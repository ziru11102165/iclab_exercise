==> flow/design.v <==
`timescale 1ns / 1ps
module RIM(
    output reg out_valid,
    output reg [2:0]out_row,
    output reg [2:0]out_col,
    input [7:0]maze,
    input clk,
    input rst_n,
    input in_valid
);
    parameter[1:0] IDLE = 0, SEARCH = 1, DONE = 2;
    integer in_count, out_count, i;
    reg [7:0] store_maze [0:7];
    reg[1:0]Q, Q_NEXT;
    reg [2:0] now_row, now_col;
    reg [2:0] store_fold_row [0:8];
    reg [2:0] store_fold_col [0:8];
    reg [2:0] store_ans_row [0:14];
    reg [2:0] store_ans_col [0:14];
    reg back_flag;
    reg [3:0] count_fold;
    reg [3:0] count_ans;
    always @(posedge clk or negedge rst_n) begin
        if (!rst_n)
            Q <= IDLE;   
        else
            Q <= Q_NEXT;
    end
    always@(*)begin
        case(Q)
            IDLE:
                if(!in_valid & in_count>7) Q_NEXT = SEARCH;
                else Q_NEXT = IDLE;
            SEARCH:
                if (!(now_row==7 & now_col==0)) Q_NEXT = SEARCH;
                else Q_NEXT = DONE;
            DONE:
                if (out_count<14) Q_NEXT = DONE;
                else Q_NEXT = IDLE;
            default:
                Q_NEXT = IDLE;
        endcase
    end
    always@(posedge clk or negedge rst_n)begin
        if (!rst_n) begin
            in_count <= 0;
            out_row <= 0;
            out_col <= 0;
            out_count <= 0;
            back_flag <= 0;
            now_col <= 7;
            now_row <= 0;
            out_valid <= 0;
            count_fold <= 0;
            count_ans <= 0;
        end
        else begin
            case(Q)
                IDLE: begin 
                    in_count <= 0;
                    out_row <= 0;
                    out_col <= 0;
                    out_count <= 0;
                    back_flag <= 0;
                    now_col <= 7;
                    now_row <= 0;
                    out_valid <= 0;
                    count_fold <= 0;
                    count_ans <= 0;
                    if (!rst_n) begin
                        in_count <= 0;
                    end
                    else begin
                        if (in_valid)begin
                            store_maze[in_count] <= maze;
                            in_count <= in_count + 1;
                        end
                        else in_count <= 0;
                    end
                end
                SEARCH: begin
                    store_ans_row[count_ans] <= now_row;
                    store_ans_col[count_ans] <= now_col;
                    if (!back_flag) begin
                        if ((now_row + 1 < 8) & (store_maze[now_row + 1][now_col])) begin 
                            now_row <= now_row + 1;
                        end
                        else if ((now_col - 1 >= 0) & (store_maze[now_row][now_col - 1])) begin
                            now_col <= now_col - 1;
                        end
                        else begin
                            back_flag <= 1;
                            if (count_fold > 0)begin
                                now_row <= store_fold_row[count_fold - 1];
                                now_col <= store_fold_col[count_fold - 1];
                                count_fold <= count_fold - 1;
                            end
                        end
                        if (now_row<8 & now_col>0 & store_maze[now_row+1][now_col] & store_maze[now_row][now_col-1])begin
                            store_fold_row[count_fold] <= now_row;
                            store_fold_col[count_fold] <= now_col;
                            count_fold <= count_fold + 1;
                        end
                    end
                    else begin
                        if ((now_col - 1 >= 0) & (store_maze[now_row][now_col - 1])) begin
                            now_col <= now_col - 1;
                            back_flag <= 0;
                        end
                    end
                    if (back_flag) begin
                        count_ans <= count_ans - (store_ans_row[count_ans - 1] - now_row) - (now_col - store_ans_col[count_ans - 1]);
                    end
                    else count_ans <= count_ans + 1;
                end
                DONE: begin
                    out_valid <= 1;
                    out_row <= store_ans_row[out_count];
                    out_col <= store_ans_col[out_count];
                    out_count <= out_count + 1; 
                end
            endcase
        end
    end
endmodule
Step by step through the tools: RIM
What the tools print for RIM, step after step.
Lines are those of the file above, counted from 1.
Operators: Yosys type, input widths -> output width; for muxes data width and select width s.
Library cell names are shortened.
The mark n/a stands for no value.

inputs
  top module = RIM
  clock = clk
  standard-cell library = sky130hd
  timing corner = tt_025C_1v80

Word level
Source: Yosys, flattened and elaborated. Widths are those after wreduce. Registers that Yosys merges into a memory's read port (data or address) are not register bits. Print and check cells do not count. Equal cells are merged and count once.

cells by class
  add/subtract/negate cells = 12
  multiply operators = 0
  div/mod/pow operators = 0
  order comparisons = 7
  equality and inequality tests = 90
  shifts and indexed selects = 4
  multiplexer cells = 55
  bitwise gates (word level) = 9
  reductions and logical operators = 48

operator list
  cell                   count
  $pmux 3 s15            4
  $pmux 8 s8             2
  $shiftx 8x32->1        3
  $eq 4x4->1 const B     23
  $eq 4x3->1 const B     20
  $mux 8                 9
  $add 32x2->32 const B  2
  $pmux 32 s2            1
  $mux 32                2
  $pmux 3 s9             2
  $reduce_and 5->1       10
  $reduce_and 3->1       15
  $eq 4x2->1 const B     10
  $reduce_and 4->1       10
  $mux 3                 13
  $eq 3x3->1 const B     12
  $ge 32x1->1 const B    1
  $gt 32x4->1 const B    1
  $lt 32x4->1 const B    1
  $lt 32x5->1 const B    1
  $pmux 3 s2             4
  $mux 4                 6
  $ne 3x3->1 const B     7
  $eq 4x1->1 const B     5
  $logic_not 4->1        5
  $eq 3x2->1 const B     6
  $pmux 4 s2             2
  $logic_not 3->1        4

Other operator kinds: 24; their cells: 44.

bit counts
  flip-flop bits (word level) = 296
  latch bits = 0
  bits in writable memories = 0
  ROM bits = 0
  clocked read ports x word width = 0
  memories = 0
  bits of input ports = 11

Logic depth
Longest topological path by Yosys (ltp), each cell counted once; first at word level (registers and memories cut), then after technology mapping (sequential cells cut; the memories' decode and read muxes count).

depth
  depth after elaboration = 17
  ABC_AREA = 0
  mapped depth = 23
  gate-level depth less buffers = 22

Synthesis result
The flow's flattened synthesis, as Yosys stat reports it; memories are mapped. The netlist is that of the ABC_AREA named above (0 if unset); the other value can give another one.
Totals and module areas in this step are rounded.

mapped netlist
  mapped cells = 1,300
  chip area (Yosys) = 15,000 um2
  sequential area = 8,500 um2
  flip-flops = 297
  buffer cells = 79

cells by type
  cell type  count  total area (um2)
  edfxtp_1   208    6,245.99
  dfrtp_1    85     2,127.04
  nand2_1    141    529.258
  o21ai_0    89     445.427
  ha_1       33     412.896
  nand3_1    72     360.346
  a22oi_1    45     337.824
  a222oi_1   32     320.307
  a22o_1     34     297.786
  nor2_1     65     243.984
  clkbuf_1   58     217.709
  a21oi_1    42     210.202
  mux2i_1    21     210.202
  fa_1       9      180.173
  mux2_2     15     168.912
  and3_1     25     156.4
  nor4_1     24     150.144
  inv_1      38     142.637

Other cell types: 57; their cells: 264.

Timing after synthesis
Source: OpenSTA report_checks on the synthesized netlist (no wires, ideal clock, input and output delay 20% of the period each), path of least setup slack; recovery checks are left aside. Register names are those of the netlist, which keeps one name where synthesis merged equal registers.

path after synthesis
  path kind = flip-flop to flip-flop
  start = reg count_ans[0]
  end = reg count_ans[3]
  period = 8,160 ps
  library setup time = 135 ps
  time at the first pin = 0 ps
  data arrival time = 4,747 ps
  required time = 8,025 ps
  setup slack = 3,278 ps
  path delay = 4,882 ps
  driving pins on the path = 22
  buffers on the path = 2
  synthesis period reached = 4,882 ps

"path delay" = arrival - input delay + setup time.
"driving pins on the path" counts driving pins, that of a launching flip-flop among them; a cell with two outputs on the path counts twice.
"synthesis period reached" = period - worst setup slack (recovery checks aside). The figure is calculated, with input and output delays left at 20% of the set period.
Between the ends stands the longest chain of elaborated cells between them, by number of cells; it is not shown to be the way that was timed. Of several equally long chains one is given.
Each line given opens the expression or statement behind the cell; cells for indexed reads and writes are added by Yosys, which also makes memories of some case tables.
At most two assigning lines are given for a register; there are more.

on the way, after synthesis
  path through = dfrtp_1 inv_1 ha_1 nor2b_1 a22o_1 clkbuf_1 buf_1 a22o_1 nand2_1 nand4_1 o21ai_0 fa_1 inv_1 fa_1 fa_1 fa_1 xnor2_1 xnor2_1 a21oi_1 xnor2_1 nand2_1 o31ai_1
  cells in the longest elaborated chain = 10

RTL lines, path after synthesis
  what                      RTL line  text
  start, declared           22        reg [3:0] count_ans;
  start, assigned           112       count_ans <= count_ans - (store_ans_row[count_ans - 1] - now_row) - (now_col - store_ans_col[count_ans - 1]);
  start, assigned           114       else count_ans <= count_ans + 1;
  $sub 4x1->4               112
  $eq 4x4->1                112
  $pmux 3 s15               112
  $mux 3                    111       if (back_flag) begin
  $mux 3                    58        case(Q)
  $sub 3x3->4               112
  $sub 4x4->4 (2 in a row)  112
  $mux 4                    111
  $pmux 4 s2                58
  end, assigned             112
  end, assigned             114
  end, declared             22

Timing after layout
Path of least setup slack in the final report of job 1 (OpenROAD, finished layout, wires in). Where an end is a register, its clock arrival counts in the times.
The report prints the path's times to 10 ps; the period is as set.

path post-layout
  path kind = flip-flop to flip-flop
  start = reg count_ans[0]
  end = reg count_ans[3]
  period = 5,030 ps
  library setup time = 100 ps
  time at the first pin = 550 ps
  data arrival time = 5,180 ps
  required time = 5,490 ps
  setup slack = 300 ps
  driving pins on the path = 21
  buffers on the path = 2

Between the ends stands the longest chain of elaborated cells between them, by number of cells; it is not shown to be the way that was timed. Of several equally long chains one is given.
At most two assigning lines are given for a register; there are more.

on the way, post-layout
  path through = dfrtp_2 clkinv_4 buf_4 ha_4 buf_4 a22oi_1 o22ai_1 a211oi_1 nand4_1 o21ai_0 fa_1 inv_1 fa_1 fa_1 fa_2 xnor2_2 xnor2_1 a21oi_2 xnor2_1 nand2_1 o31ai_1
  cells in the longest elaborated chain = 10

RTL lines, path post-layout
  what                      RTL line  text
  start, declared           22        reg [3:0] count_ans;
  start, assigned           112       count_ans <= count_ans - (store_ans_row[count_ans - 1] - now_row) - (now_col - store_ans_col[count_ans - 1]);
  start, assigned           114       else count_ans <= count_ans + 1;
  $sub 4x1->4               112
  $eq 4x4->1                112
  $pmux 3 s15               112
  $mux 3                    111       if (back_flag) begin
  $mux 3                    58        case(Q)
  $sub 3x3->4               112
  $sub 4x4->4 (2 in a row)  112
  $mux 4                    111
  $pmux 4 s2                58
  end, assigned             112
  end, assigned             114
  end, declared             22

Subject: flow runs of RIM

Hi,

Top module RIM; platform sky130hd; tools Yosys and OpenROAD; 2 stored runs in no particular order. Input and output delays are each 20% of the period that was set; the output load is 0.01 pF.
"achieved period" is the run's clock period less its worst setup slack. It is reckoned from that one timing run; input and output delays stay at 20% of the period that was set.
"worst path time" = time allowed to the worst setup path (clock period - input delay - output delay, where it has them) - its slack; a late launch clock adds to it, a late capture clock takes from it.
"total design power" is the tool's figure for a default switching activity; nothing was simulated.
"worst path time" is known to 10 ps.
Results are given in rounded form.
A setting shown as -- is not set for that run.

item                                       job 1                   job 2
period_ns                                  5.03                    4.33
SETUP_SLACK_MARGIN                         1.02                    --
CAP_MARGIN                                 20                      20
CORE_MARGIN                                2                       7
CORE_UTILIZATION                           40                      26
SLEW_MARGIN                                20                      10
CORE_ASPECT_RATIO                          --                      0.58
CELL_PAD_IN_SITES_GLOBAL_PLACEMENT         --                      2
CELL_PAD_IN_SITES_DETAIL_PLACEMENT         --                      2
ABC_AREA                                   --                      1
GPL_ROUTABILITY_DRIVEN                     --                      0
CTS_CLUSTER_SIZE                           --                      82
MIN_ROUTING_LAYER                          --                      met2
final design utilization (%)               47                      32
achieved period (ps)                       4,727                   4,855
worst path time (ps)                       4,730                   4,850
critical path type                         flip-flop to flip-flop  flip-flop to flip-flop
total design power (mW)                    7.8                     17
total die area (um2)                       38,000                  67,000
setup slack of the worst path (ps)         300                     -520
mapped cell area after synthesis (um2)     15,000                  15,000
total negative slack on setup checks (ps)  0                       -710

Regards
